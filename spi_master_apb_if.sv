==> flow/design.v <==
`resetall
`timescale 1ns / 1ps
module spi_master_apb_if
#(
    parameter BUFFER_DEPTH   = 10,
    parameter APB_ADDR_WIDTH = 12,   
    parameter LOG_BUFFER_DEPTH = ((BUFFER_DEPTH) < ( 1 ) ? 0 : (BUFFER_DEPTH) < ( 2 ) ? 1 : (BUFFER_DEPTH) < ( 4 ) ? 2 : (BUFFER_DEPTH) < ( 8 ) ? 3 : (BUFFER_DEPTH) < ( 16 )  ? 4 : (BUFFER_DEPTH) < ( 32 )  ? 5 : (BUFFER_DEPTH) < ( 64 )  ? 6 : (BUFFER_DEPTH) < ( 128 ) ? 7 : (BUFFER_DEPTH) < ( 256 ) ? 8 : (BUFFER_DEPTH) < ( 512 ) ? 9 : (BUFFER_DEPTH) < ( 1024 ) ? 10 : (BUFFER_DEPTH) < ( 2048 ) ? 11 : (BUFFER_DEPTH) < ( 4096 ) ? 12 : (BUFFER_DEPTH) < ( 8192 ) ? 13 : (BUFFER_DEPTH) < ( 16384 ) ? 14 : (BUFFER_DEPTH) < ( 32768 ) ? 15 : (BUFFER_DEPTH) < ( 65536 ) ? 16 : (BUFFER_DEPTH) < ( 131072 ) ? 17 : (BUFFER_DEPTH) < ( 262144 ) ? 18 : (BUFFER_DEPTH) < ( 524288 ) ? 19 : (BUFFER_DEPTH) < ( 1048576 ) ? 20 : (BUFFER_DEPTH) < ( 1048576 * 2 ) ? 21 : (BUFFER_DEPTH) < ( 1048576 * 4 ) ? 22 : (BUFFER_DEPTH) < ( 1048576 * 8 ) ? 23 : (BUFFER_DEPTH) < ( 1048576 * 16 ) ? 24 : 25)
)
(
    input  logic                      HCLK,
    input  logic                      HRESETn,
    input  logic [APB_ADDR_WIDTH-1:0] PADDR,
    input  logic               [31:0] PWDATA,
    input  logic                      PWRITE,
    input  logic                      PSEL,
    input  logic                      PENABLE,
    output logic               [31:0] PRDATA,
    output logic                      PREADY,
    output logic                      PSLVERR,
    output logic                [7:0] spi_clk_div,
    output logic                      spi_clk_div_valid,
    input  logic               [31:0] spi_status,
    output logic               [31:0] spi_addr,
    output logic                [5:0] spi_addr_len,
    output logic               [31:0] spi_cmd,
    output logic                [5:0] spi_cmd_len,
    output logic                [3:0] spi_csreg,
    output logic               [15:0] spi_data_len,
    output logic               [15:0] spi_dummy_rd,
    output logic               [15:0] spi_dummy_wr,
    output logic [LOG_BUFFER_DEPTH:0] spi_int_th_tx,
    output logic [LOG_BUFFER_DEPTH:0] spi_int_th_rx,
    output logic [LOG_BUFFER_DEPTH:0] spi_int_cnt_tx,
    output logic [LOG_BUFFER_DEPTH:0] spi_int_cnt_rx,
    output logic                      spi_int_en,
    output logic                      spi_int_cnt_en,
    output logic                      spi_int_rd_sta,
    output logic                      spi_swrst,
    output logic                      spi_rd,
    output logic                      spi_wr,
    output logic                      spi_qrd,
    output logic                      spi_qwr,
    output logic               [31:0] spi_data_tx,
    output logic                      spi_data_tx_valid,
    input  logic                      spi_data_tx_ready,
    input  logic               [31:0] spi_data_rx,
    input  logic                      spi_data_rx_valid,
    output logic                      spi_data_rx_ready
);
    logic [3:0] write_address;
    logic [3:0] read_address;
    assign write_address = PADDR[5:2];
    assign read_address  = PADDR[5:2];
    assign PSLVERR = 1'b0;
    assign PREADY  = 1'b1;
    assign spi_int_rd_sta = PSEL & PENABLE & ~PWRITE & (read_address  == 4'b1010);
    always @( posedge HCLK or negedge HRESETn )
    begin
        if ( HRESETn == 1'b0 )
        begin
            spi_swrst         <= 1'b0;
            spi_rd            <= 1'b0;
            spi_wr            <= 1'b0;
            spi_qrd           <= 1'b0;
            spi_qwr           <= 1'b0;
            spi_clk_div_valid <= 1'b0; 
            spi_clk_div       <=  '0;
            spi_cmd           <=  '0;
            spi_addr          <=  '0;
            spi_cmd_len       <=  '0;
            spi_addr_len      <=  '0;
            spi_data_len      <=  '0;
            spi_dummy_rd      <=  '0;
            spi_dummy_wr      <=  '0;
            spi_csreg         <=  '0;
            spi_int_th_tx     <=  '0;
            spi_int_th_rx     <=  '0;
            spi_int_cnt_tx    <=  '0;
            spi_int_cnt_rx    <=  '0;
            spi_int_cnt_en    <= 1'b0; 
            spi_int_en        <= 1'b0; 
        end
        else  if (PSEL && PENABLE && PWRITE)
              begin
                  spi_swrst         <= 1'b0;
                  spi_rd            <= 1'b0;
                  spi_wr            <= 1'b0;
                  spi_qrd           <= 1'b0;
                  spi_qwr           <= 1'b0;
                  spi_clk_div_valid <= 1'b0;
                  case(write_address)
                  4'b0000:
                  begin
                      spi_rd    <= PWDATA[0];
                      spi_wr    <= PWDATA[1];
                      spi_qrd   <= PWDATA[2];
                      spi_qwr   <= PWDATA[3];
                      spi_swrst <= PWDATA[4];
                      spi_csreg <= PWDATA[11:8];
                  end
                  4'b0001:
                  begin
                      spi_clk_div       <= PWDATA[7:0];
                      spi_clk_div_valid <= 1'b1;
                  end
                  4'b0010:
                      spi_cmd <= PWDATA;
                  4'b0011:
                      spi_addr <= PWDATA;
                  4'b0100:
                  begin
                      spi_cmd_len        <= PWDATA[5:0];
                      spi_addr_len       <= PWDATA[13:8];
                      spi_data_len[7:0]  <= PWDATA[23:16];
                      spi_data_len[15:8] <= PWDATA[31:24];
                  end
                  4'b0101:
                  begin
                      spi_dummy_rd[7:0]  <= PWDATA[7:0];
                      spi_dummy_rd[15:8] <= PWDATA[15:8];
                      spi_dummy_wr[7:0]  <= PWDATA[23:16];
                      spi_dummy_wr[15:8] <= PWDATA[31:24];
                  end
                  4'b1001:
                  begin
                      spi_int_th_tx  <= PWDATA[     LOG_BUFFER_DEPTH: 0];
                      spi_int_th_rx  <= PWDATA[ 8 + LOG_BUFFER_DEPTH: 8];
                      spi_int_cnt_tx <= PWDATA[16 + LOG_BUFFER_DEPTH:16];
                      spi_int_cnt_rx <= PWDATA[24 + LOG_BUFFER_DEPTH:24];
                      spi_int_cnt_en <= PWDATA[30];
                      spi_int_en     <= PWDATA[31];
                  end
                  endcase
              end
              else
              begin
                  spi_swrst         <= 1'b0;
                  spi_rd            <= 1'b0;
                  spi_wr            <= 1'b0;
                  spi_qrd           <= 1'b0;
                  spi_qwr           <= 1'b0;
                  spi_clk_div_valid <= 1'b0;
              end
    end  
  always_comb
    begin
      case(read_address)
        4'b0000:
            PRDATA = spi_status;
        4'b0001:
            PRDATA = {24'h00_0000,spi_clk_div};
        4'b0010:
            PRDATA = spi_cmd;
        4'b0011:
            PRDATA = spi_addr;
        4'b0100:
            PRDATA = {spi_data_len,2'b00,spi_addr_len,2'b00,spi_cmd_len};
        4'b0101:
            PRDATA = {spi_dummy_wr,spi_dummy_rd};
        4'b1000:
            PRDATA = spi_data_rx;
        4'b1001:
        begin
            PRDATA                           = '0;
            PRDATA[     LOG_BUFFER_DEPTH: 0] = spi_int_th_tx;
            PRDATA[ 8 + LOG_BUFFER_DEPTH: 8] = spi_int_th_rx;
            PRDATA[16 + LOG_BUFFER_DEPTH:16] = spi_int_cnt_tx;
            PRDATA[24 + LOG_BUFFER_DEPTH:24] = spi_int_cnt_rx;
            PRDATA[30]                       = spi_int_cnt_en;
            PRDATA[31]                       = spi_int_en;
        end
        default:
            PRDATA = '0;
      endcase
    end  
    assign spi_data_tx       = PWDATA;
    assign spi_data_tx_valid = PSEL & PENABLE &  PWRITE & (write_address == 4'b0110);
    assign spi_data_rx_ready = PSEL & PENABLE & ~PWRITE & (read_address  == 4'b1000);
endmodule
`resetall
Step by step through the tools: spi_master_apb_if --
Tool output for the design above, in the order of the flow. Lines are those of the file above, counted from 1. A cell with -- has no value.
Design: top module spi_master_apb_if, clock port HCLK, library sky130hd, corner tt_025C_1v80

Word level --
Source: Yosys, flattened and elaborated, memories not mapped. Widths are those after wreduce. Registers that Yosys merges into a memory's read port (data or address) are not register bits. Print and check cells do not count. Equal cells are merged and count once.
Cells by class: equality and inequality tests 9, bitwise gates (word level) 7, muxes and demuxes 22, reductions and logical operators 10
Operator list (number):
- parallel mux 5 bit (select 7 bit) | 3
- parallel mux 5 bit (select 8 bit) | 1
- parallel mux 3 bit (select 6 bit) | 2
- parallel mux 3 bit (select 7 bit) | 1
- AND reduction 2 bit | 7
- parallel mux 1 bit (select 7 bit) | 2
- equality test 4 x 3 -> 1 bit (second input constant) | 3
- equality test 4 bit (second input constant) | 3
- two-way mux 1 bit | 12
- equality test 4 x 2 -> 1 bit (second input constant) | 2
- AND 1 bit | 6
- parallel mux 1 bit (select 6 bit) | 1
- equality test 4 x 1 -> 1 bit (second input constant) | 1
- zero test 4 bit | 1
- logical AND 1 bit | 2
- inverter 1 bit | 1
Word-level totals: register bits after elaboration 164, input port bits 115, cells after elaboration 72

Logic depth --
Yosys ltp: most cells in a row. Word level: on the elaborated netlist, between registers, memories and ports. Mapped: between sequential cells and ports; inverters and the memories' decode and read muxes count.
Depth: depth after elaboration 3, ABC_AREA 0, gate-level depth with buffers 7, depth with buffers taken out 3

Netlist --
Source: synth_stat.txt of the flow (Yosys; design flattened, memories mapped). It holds for the ABC_AREA given above (unset counts as 0); a run with the other value may have another netlist.
Mapped netlist: standard cells after synthesis 658, mapped flip-flops 164, chip area (Yosys) 8364.3 um2, buffer cells 89
Cells by type (number):
- sky130_fd_sc_hd__dfrtp_1 | 164
- sky130_fd_sc_hd__mux2_2 | 136
- sky130_fd_sc_hd__mux2_4 | 22
- sky130_fd_sc_hd__a22oi_1 | 40
- sky130_fd_sc_hd__mux2i_1 | 28
- sky130_fd_sc_hd__buf_4 | 34
- sky130_fd_sc_hd__nand3b_1 | 27
- sky130_fd_sc_hd__a2bb2oi_1 | 19
- sky130_fd_sc_hd__o221ai_1 | 17
- sky130_fd_sc_hd__buf_6 | 10
- sky130_fd_sc_hd__buf_2 | 17
- sky130_fd_sc_hd__clkbuf_1 | 22
- sky130_fd_sc_hd__a21oi_1 | 12
- sky130_fd_sc_hd__nand2_1 | 15
- sky130_fd_sc_hd__o211ai_1 | 7
- sky130_fd_sc_hd__mux2_1 | 4
- sky130_fd_sc_hd__nor3_1 | 8
- sky130_fd_sc_hd__nand2b_1 | 6
Other cell types: 29; their cells: 70.

Path before layout --
OpenSTA on the mapped netlist: ideal clock, no wires. The path of least setup slack (recovery checks aside). Input and output delay are each 20% of the period. Register names are those of the netlist, which keeps one name where synthesis merged equal registers.
Timing post-synthesis: path type in2out, start point input port PADDR[3], end point output port PRDATA[13], delay of the path 1.352 ns, output delay 0.576 ns, path buffers 3, stages 6, time at the first pin 0.576 ns, setup slack 0.376 ns, clock period 2.88 ns, arrival 1.928 ns, input delay 0.576 ns, synthesis period reached 2.504 ns
"delay of the path" = arrival - input delay + setup time. At an output port there is no setup time. "stages" counts driving pins, that of a launching flip-flop among them; a cell with two outputs on the path counts twice. "synthesis period reached" = period - worst setup slack (recovery checks aside). The figure is calculated, with input and output delays left at 20% of the set period. The rows between start and end are the longest chain of elaborated cells between them; the timing report does not say that the signal goes this way. Where chains are equally long, one stands for them. A line is the first line of the expression or statement that the cell stems from. Yosys adds cells for indexed reads and writes and turns some case tables into memories.
Between the ends, post-synthesis: cells stage by stage sky130_fd_sc_hd__buf_6 > sky130_fd_sc_hd__clkbuf_1 > sky130_fd_sc_hd__clkbuf_1 > sky130_fd_sc_hd__nand3b_1 > sky130_fd_sc_hd__o21a_1 > sky130_fd_sc_hd__o311ai_0, length of the longest elaborated chain 2
RTL lines, path post-synthesis:
- from (decl) | line 12 | input  logic [APB_ADDR_WIDTH-1:0] PADDR,
- equality test 4 bit | line 147 | case(read_address)
- parallel mux 3 bit (select 6 bit) | line 147
- to (decl) | line 17 | output logic               [31:0] PRDATA,

Path in the finished layout --
Path of least setup slack in the final report of run A (OpenROAD, finished layout, wires in). Where an end is a register, its clock arrival counts in the times.
Timing post-layout: path type in2out, start point input port PADDR[3], end point output port PRDATA[3], setup slack -0.38 ns, path buffers 5, arrival 1.76 ns, time at the first pin 0.34 ns, input delay 0.34 ns, stages 8, clock period 1.72 ns, output delay 0.34 ns
The rows between start and end are the longest chain of elaborated cells between them; the timing report does not say that the signal goes this way. Where chains are equally long, one stands for them.
Between the ends, post-layout: cells stage by stage sky130_fd_sc_hd__buf_12 > sky130_fd_sc_hd__buf_12 > sky130_fd_sc_hd__nor4bb_4 > sky130_fd_sc_hd__buf_6 > sky130_fd_sc_hd__buf_6 > sky130_fd_sc_hd__a22o_1 > sky130_fd_sc_hd__or4_4 > sky130_fd_sc_hd__buf_6, length of the longest elaborated chain 2
RTL lines, path post-layout:
- from (decl) | line 12 | input  logic [APB_ADDR_WIDTH-1:0] PADDR,
- equality test 4 bit | line 147 | case(read_address)
- parallel mux 5 bit (select 8 bit) | line 147
- to (decl) | line 17 | output logic               [31:0] PRDATA,

Data sheet: physical implementation of spi_master_apb_if

Stored flow runs of spi_master_apb_if (2 of them; Yosys, OpenROAD, sky130hd). They differ in their settings and are not a sequence. Constraints: input delay and output delay 20% of the set period each, output load 0.01 pF.
"clock period reached": clock period set for the run, less the worst setup slack. It is reckoned from that one timing run; input and output delays stay at 20% of the period that was set.
"time used up by the worst setup path" is the time allowed to the run's worst setup path (the clock period less input and output delay, where it has them) less its slack. Clock arrival times count: a late capture clock shortens it, a late launch clock lengthens it.
"total power of the final layout" rests on the timing tool's default activity at the inputs, not on a simulated workload.

[run A] flow files
==> flow/run.sh <==
#!/bin/bash
# the make line also repeats the synthesis and layout settings of config.mk as NAME=value (left out here)
make -C /OpenROAD-flow-scripts/flow DESIGN_CONFIG=/design/flow/config.mk WORK_HOME=/design/flow/orfs CLKGATE_MAP_FILE= finish
==> flow/config.mk <==
export PLATFORM = sky130hd
export DESIGN_NAME = spi_master_apb_if
export DESIGN_NICKNAME = spi_master_apb_if
export VERILOG_FILES = /design/flow/design.v
export SDC_FILE = /design/flow/constraint.sdc
export NUM_CORES = 4
export LEC_CHECK = 0
export CAP_MARGIN = 35
export CELL_PAD_IN_SITES_GLOBAL_PLACEMENT = 1
export CORE_ASPECT_RATIO = 1.39
export CORE_MARGIN = 4
export CORE_UTILIZATION = 16
export GPL_TIMING_DRIVEN = 1
export PLACE_DENSITY_LB_ADDON = 0.26
export SLEW_MARGIN = 20
export TNS_END_PERCENT = 95
==> flow/constraint.sdc <==
create_clock -name core_clock -period 1.72 [get_ports {HCLK}]
set_input_delay 0.3440 -clock core_clock [delete_from_list [all_inputs] [get_ports {HCLK}]]
set_output_delay 0.3440 -clock core_clock [all_outputs]
set_load 0.01 [all_outputs]

[run A] result: setup total negative slack -10.646 ns; standard-cell area after routing 15,299.7 um2; total power of the final layout 11.942 mW; time used up by the worst setup path 1.42 ns; class of the worst setup path in2out; netlist area reported by Yosys 8,364.3 um2; utilization in the final report 29.6%; area of the die 56,048.7 um2; worst setup slack after layout -0.384 ns; clock period reached 2.104 ns

[run B] flow files
==> flow/run.sh <==
#!/bin/bash
# the make line also repeats the synthesis and layout settings of config.mk as NAME=value (left out here)
make -C /OpenROAD-flow-scripts/flow DESIGN_CONFIG=/design/flow/config.mk WORK_HOME=/design/flow/orfs CLKGATE_MAP_FILE= finish
==> flow/config.mk <==
export PLATFORM = sky130hd
export DESIGN_NAME = spi_master_apb_if
export DESIGN_NICKNAME = spi_master_apb_if
export VERILOG_FILES = /design/flow/design.v
export SDC_FILE = /design/flow/constraint.sdc
export NUM_CORES = 4
export LEC_CHECK = 0
export ABC_AREA = 1
export CAP_MARGIN = 20
export CELL_PAD_IN_SITES_GLOBAL_PLACEMENT = 0
export CORE_MARGIN = 6
export CORE_UTILIZATION = 26
export CTS_CLUSTER_SIZE = 58
export MAX_ROUTING_LAYER = met5
export PLACE_DENSITY_LB_ADDON = 0.16
export SETUP_SLACK_MARGIN = 0.4
export SLEW_MARGIN = 20
export TNS_END_PERCENT = 10
==> flow/constraint.sdc <==
create_clock -name core_clock -period 1.81 [get_ports {HCLK}]
set_input_delay 0.3620 -clock core_clock [delete_from_list [all_inputs] [get_ports {HCLK}]]
set_output_delay 0.3620 -clock core_clock [all_outputs]
set_load 0.01 [all_outputs]

[run B] result: setup total negative slack -0.926 ns; standard-cell area after routing 13,919.6 um2; total power of the final layout 11.059 mW; time used up by the worst setup path 1.16 ns; class of the worst setup path in2out; netlist area reported by Yosys 8,384.3 um2; utilization in the final report 44.0%; area of the die 36,701.0 um2; worst setup slack after layout -0.077 ns; clock period reached 1.887 ns
